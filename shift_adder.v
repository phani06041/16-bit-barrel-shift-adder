==> flow/design.v <==
module invert (input wire i, output wire o);
  assign o = !i;
endmodule
module and2 (input wire i0, i1, output wire o);
  assign o = i0 & i1;
endmodule
module or2 (input wire i0, i1, output wire o);
  assign o = i0 | i1;
endmodule
module or3 (input wire i0, i1, i2, output wire o);
  wire t;
  or2 or2_0 (i0, i1, t);
  or2 or2_1 (i2, t, o);
endmodule
module xor2 (input wire i0, i1, output wire o);
  assign o = i0 ^ i1;
endmodule
module xor3 (input wire i0, i1, i2, output wire o);
  wire t;
  xor2 xor2_0 (i0, i1, t);
  xor2 xor2_1 (i2, t, o);
endmodule
module mux2 (input wire i0, i1, j, output wire o);
  assign o = (j==0)?i0:i1;
endmodule
module df (input wire clk, in, output wire out);
  reg df_out;
  always@(posedge clk) df_out <= in;
  assign out = df_out;
endmodule
module dfr (input wire clk, reset, in, output wire out);
  wire reset_, df_in;
  invert invert_0 (reset, reset_);
  and2 and2_0 (in, reset_, df_in);
  df df_0 (clk, df_in, out);
endmodule
module dfrl (input wire clk, reset, load, in, output wire out);
wire _in;
  mux2 mux2_0(out, in, load, _in);
  dfr dfr_1(clk, reset, _in, out);
endmodule
module fulladder (input wire i0, i1, cin, output wire sum, cout);  
wire t0, t1, t2;
  xor3 _i0 (i0, i1, cin, sum);
  and2 _i1 (i0, i1, t0);
  and2 _i2 (i1, cin, t1);
  and2 _i3 (cin, i0, t2);
  or3 _i4 (t0, t1, t2, cout);
endmodule
module shift_ff(input wire clk, reset, shift, prev_dff, d_in, output wire q);
  mux2 m(d_in, prev_dff, shift, in);  
  dfrl ff(clk, reset, 1'b1, in, q);
endmodule
module shift_register(input wire clk, reset, load, input wire [15:0] in, 
                      output wire out_bit, output wire [15:0] contents);
wire shift;  
wire intermediate[14:0]; 
  invert n1 (load, shift);
  shift_ff d1(clk, reset, shift, 1'b0, in[15], intermediate[14]);
  shift_ff d2(clk, reset, shift, intermediate[14], in[14], intermediate[13]);
  shift_ff d3(clk, reset, shift, intermediate[13], in[13], intermediate[12]);
  shift_ff d4(clk, reset, shift, intermediate[12], in[12], intermediate[11]);
  shift_ff d5(clk, reset, shift, intermediate[11], in[11], intermediate[10]);
  shift_ff d6(clk, reset, shift, intermediate[10], in[10], intermediate[9]);
  shift_ff d7(clk, reset, shift, intermediate[9], in[9], intermediate[8]);
  shift_ff d8(clk, reset, shift, intermediate[8], in[8], intermediate[7]);
  shift_ff d9(clk, reset, shift, intermediate[7], in[7], intermediate[6]);
  shift_ff d10(clk, reset, shift, intermediate[6], in[6], intermediate[5]);
  shift_ff d11(clk, reset, shift, intermediate[5], in[5], intermediate[4]);
  shift_ff d12(clk, reset, shift, intermediate[4], in[4], intermediate[3]);
  shift_ff d13(clk, reset, shift, intermediate[3], in[3], intermediate[2]);
  shift_ff d14(clk, reset, shift, intermediate[2], in[2], intermediate[1]);
  shift_ff d15(clk, reset, shift, intermediate[1], in[1], intermediate[0]);
  shift_ff d16(clk, reset, shift, intermediate[0], in[0], out_bit);
  assign contents = {intermediate[14], intermediate[13], intermediate[12], intermediate[11], intermediate[10], intermediate[9], 
                     intermediate[8], intermediate[7], intermediate[6], intermediate[5], intermediate[4], intermediate[3], 
                     intermediate[2], intermediate[1], intermediate[0], out_bit};
endmodule
module shift_resgister_out(input wire clk, reset, in1, output wire [15:0] sum);
wire intermediate[14:0];  
  dfrl d1(clk, reset, 1'b1, in1, intermediate[14]);
  dfrl d2(clk, reset, 1'b1, intermediate[14], intermediate[13]);
  dfrl d3(clk, reset, 1'b1, intermediate[13], intermediate[12]);
  dfrl d4(clk, reset, 1'b1, intermediate[12], intermediate[11]);
  dfrl d5(clk, reset, 1'b1, intermediate[11], intermediate[10]);
  dfrl d6(clk, reset, 1'b1, intermediate[10], intermediate[9]);
  dfrl d7(clk, reset, 1'b1, intermediate[9], intermediate[8]);
  dfrl d8(clk, reset, 1'b1, intermediate[8], intermediate[7]);
  dfrl d9(clk, reset, 1'b1, intermediate[7], intermediate[6]);
  dfrl d10(clk, reset, 1'b1, intermediate[6], intermediate[5]);
  dfrl d11(clk, reset, 1'b1, intermediate[5], intermediate[4]);
  dfrl d12(clk, reset, 1'b1, intermediate[4], intermediate[3]);
  dfrl d13(clk, reset, 1'b1, intermediate[3], intermediate[2]);
  dfrl d14(clk, reset, 1'b1, intermediate[2], intermediate[1]);
  dfrl d15(clk, reset, 1'b1, intermediate[1], intermediate[0]);
  assign sum = {in1, intermediate[14], intermediate[13], intermediate[12], intermediate[11], intermediate[10],
                intermediate[9], intermediate[8], intermediate[7], intermediate[6], intermediate[5], 
                intermediate[4], intermediate[3], intermediate[2], intermediate[1], intermediate[0]};
endmodule
module shift_adder (input wire clk, reset, load, input wire [15:0] a, b, 
                    output wire [15:0] contents_a, contents_b, op, output wire carry);
  wire t1, t2, fa_out, cin, cout;
  shift_register a0(clk, reset, load, a, t1, contents_a);
  shift_register b0(clk, reset, load, b, t2, contents_b);
  fulladder fa(t1, t2, cin, fa_out, cout);
  dfrl carry_hold(clk, reset, 1'b1, cout, cin);  
  shift_resgister_out ans(clk, reset, fa_out, op);
  assign carry = cout;
endmodule
# Tool chain data of shift_adder
# What the tools print for shift_adder, step after step.
# Line numbers count from 1 in the design file above.
# Library cell names are shortened.
# The mark n/a stands for no value.
# setup
top_module,shift_adder
clock_port,clk
lib,sky130hd
lib_corner,tt_025C_1v80

# Word level
# Yosys after proc, flatten, opt, wreduce and memory -nomap, before mapping. Enables and synchronous resets that opt folds into registers are not counted as muxes. Print and check cells are not counted. Equal cells are merged and count once.
# word_totals
ff_bits,48
latchBits,0
ram_bits,0
mem_bits_ro,0
clocked_rd_ports_x_width,0
memories,0
in_bits,35
output_inout_bits,49
elab_cells,136
# classes
n_addsub,0
multipliers,0
n_div,0
cmp,0
eq_ne,0
shift,0
mux,32
logic,55
reduce_logical,1
# op_table
op,n
1-bit AND,51
1-bit two-way mux,32
1-bit OR,2
1-bit XOR,2
1-bit zero test,1

# Depth
# Depth = most cells in a row (Yosys ltp): at word level without a register or memory, in the mapped netlist without a sequential cell, where the memories' decode and read muxes count.
# logic_depth
ltp_word,4
abc_area,0
mapped_depth,4
depth_no_buf,2

# Netlist
# Yosys stat after the flow's synthesis: flattened, memories mapped to cells. It holds for the ABC_AREA given above (unset counts as 0); a run with the other value may have another netlist.
# synth_totals
stdcells,184
synth_area_um2,1969.4
seqArea_um2,960.9
ff_cells,48
buffers,57
# by_type
cell,n,type_area_um2
dfxtp_1,48,960.922
buf_4,48,360.346
mux2i_1,30,300.288
nor2_1,30,112.608
nor2b_1,13,81.328
buf_12,3,60.058
and2b_1,3,22.522
fa_1,1,20.019
and3b_1,2,17.517
buf_2,3,15.014
buf_6,1,11.261
clkbuf_1,2,7.507
# By module: a second synthesis without flattening, with its own total; a netlist apart from the flattened one above.
# hier_totals
hier_cells,317
hier_area_um2,3194.3
# Rows give one instance, submodules left out.
# modules
mod,instances,n_cells,area_um2,seq_area_um2
mux2,80,1,15.0,0.0
df,48,1,20.0,20.0
and2,51,1,6.3,0.0
shift_register,2,17,123.9,0.0
invert,50,1,3.8,0.0
shift_resgister_out,1,17,123.9,0.0
shift_ff,32,1,3.8,0.0
xor2,2,1,8.8,0.0
or2,2,1,6.3,0.0
shift_adder,1,1,3.8,0.0
dfr,48,0,0.0,0.0
dfrl,48,0,0.0,0.0
fulladder,1,0,0.0,0.0
or3,1,0,0.0,0.0
xor3,1,0,0.0,0.0

# Worst setup path after synthesis
# OpenSTA on the mapped netlist: ideal clock, no wires. The path of least setup slack (recovery checks aside). Input and output delay are each 20% of the period. Register names are those of the netlist, which keeps one name where synthesis merged equal registers.
# synth_path
path_kind,register -> output
from,reg a0.d16.ff.dfr_1.df_0.df_out
to,out op[15]
tclk_ps,1350
out_delay_ps,270
t_first_pin_ps,0
arrival_time_ps,957
required_ps,1080
setup_slack_ps,123
delay_ps,957
stages,3
path_buffers,1
period_less_setup_slack_ps,1227
# "delay_ps" = arrival - input delay + setup time.
# At an output port there is no setup time.
# "stages" counts driving pins, that of a launching flip-flop among them; a cell with two outputs on the path counts twice.
# "period_less_setup_slack_ps" is the clock period less the worst setup slack; recovery checks do not enter. This is arithmetic on one report: input and output delays are still those of the set period (20% each).
# The rows between start and end are the longest chain of elaborated cells between them; the timing report does not say that the signal goes this way. Where chains are equally long, one stands for them.
# A line is the first line of the expression or statement that the cell stems from. Yosys adds cells for indexed reads and writes and turns some case tables into memories.
# synth_via
path_cell_list,dfxtp_1 > fa_1 > buf_4
elab_chain_cells,2
cells_between,2
lines_between,1
classes_between,logic: 2
# synth_lines
element,line_no,text
from (decl),27,reg df_out;
from (assign),28,always@(posedge clk) df_out <= in;
1-bit XOR (2 in a row),16,assign o = i0 ^ i1;
to (decl),101,"output wire [15:0] contents_a, contents_b, op, output wire carry);"
# Nets of the timed path that keep an RTL name, with a line that drives or declares them; the list need not be complete.
# synth_nets
signal,line_no,text
ans.d1._in,38,wire _in;

# Timing after layout
# From the final timing report of run 1: the path of least setup slack in the routed layout; clock arrival at registers is part of the times.
# The report prints the path's times to 10 ps; the period is as set.
# layout_path
path_kind,register -> output
from,reg a0.d16.ff.dfr_1.df_0.df_out
to,out carry
tclk_ps,2140
out_delay_ps,430
t_first_pin_ps,290
arrival_time_ps,1530
required_ps,1710
setup_slack_ps,180
stages,3
path_buffers,1
# The rows between start and end are the longest chain of elaborated cells between them; the timing report does not say that the signal goes this way. Where chains are equally long, one stands for them.
# layout_via
path_cell_list,dfxtp_1 > fa_1 > clkdlybuf4s50_1
elab_chain_cells,3
cells_between,4
lines_between,2
classes_between,logic: 4
# layout_lines
element,line_no,text
from (decl),27,reg df_out;
from (assign),28,always@(posedge clk) df_out <= in;
1-bit AND,5,assign o = i0 & i1;
1-bit OR (2 in a row),8,assign o = i0 | i1;
to (decl),101,"output wire [15:0] contents_a, contents_b, op, output wire carry);"

# Measured results for shift_adder: 2 stored runs of the Yosys and OpenROAD flow on sky130hd. The settings differ; the order carries no meaning. The constraints put input and output delay at 20% of the set period each and load the outputs with 0.01 pF.
# "achieved_clock_period_ps" = clock period - worst setup slack. The figure is calculated, with input and output delays left at 20% of the set period.
# "power.total_mw" rests on the timing tool's default activity at the inputs, not on a simulated workload.
# Settings: . = not set for that run.
stored run,period_ns,CORE_UTILIZATION,PLACE_DENSITY_LB_ADDON,TNS_END_PERCENT,ABC_AREA,MIN_ROUTING_LAYER,MAX_ROUTING_LAYER,CAP_MARGIN,CORE_MARGIN,SLEW_MARGIN,SETUP_SLACK_MARGIN,synth_chip_area_um2,die_area_um2,utilization_pct,timing.setup.ws_ps,hold_ws_ps,power.total_mw,achieved_clock_period_ps
run 1,2.14,48,0.0,95,0,met2,met5,20,2,20,.,1969.4,4631.5,63.1,185,464,1.694,1955
run 2,1.31,40,.,.,.,.,.,20,2,20,0.17,1969.4,5500.4,50.7,-247,326,2.801,1557
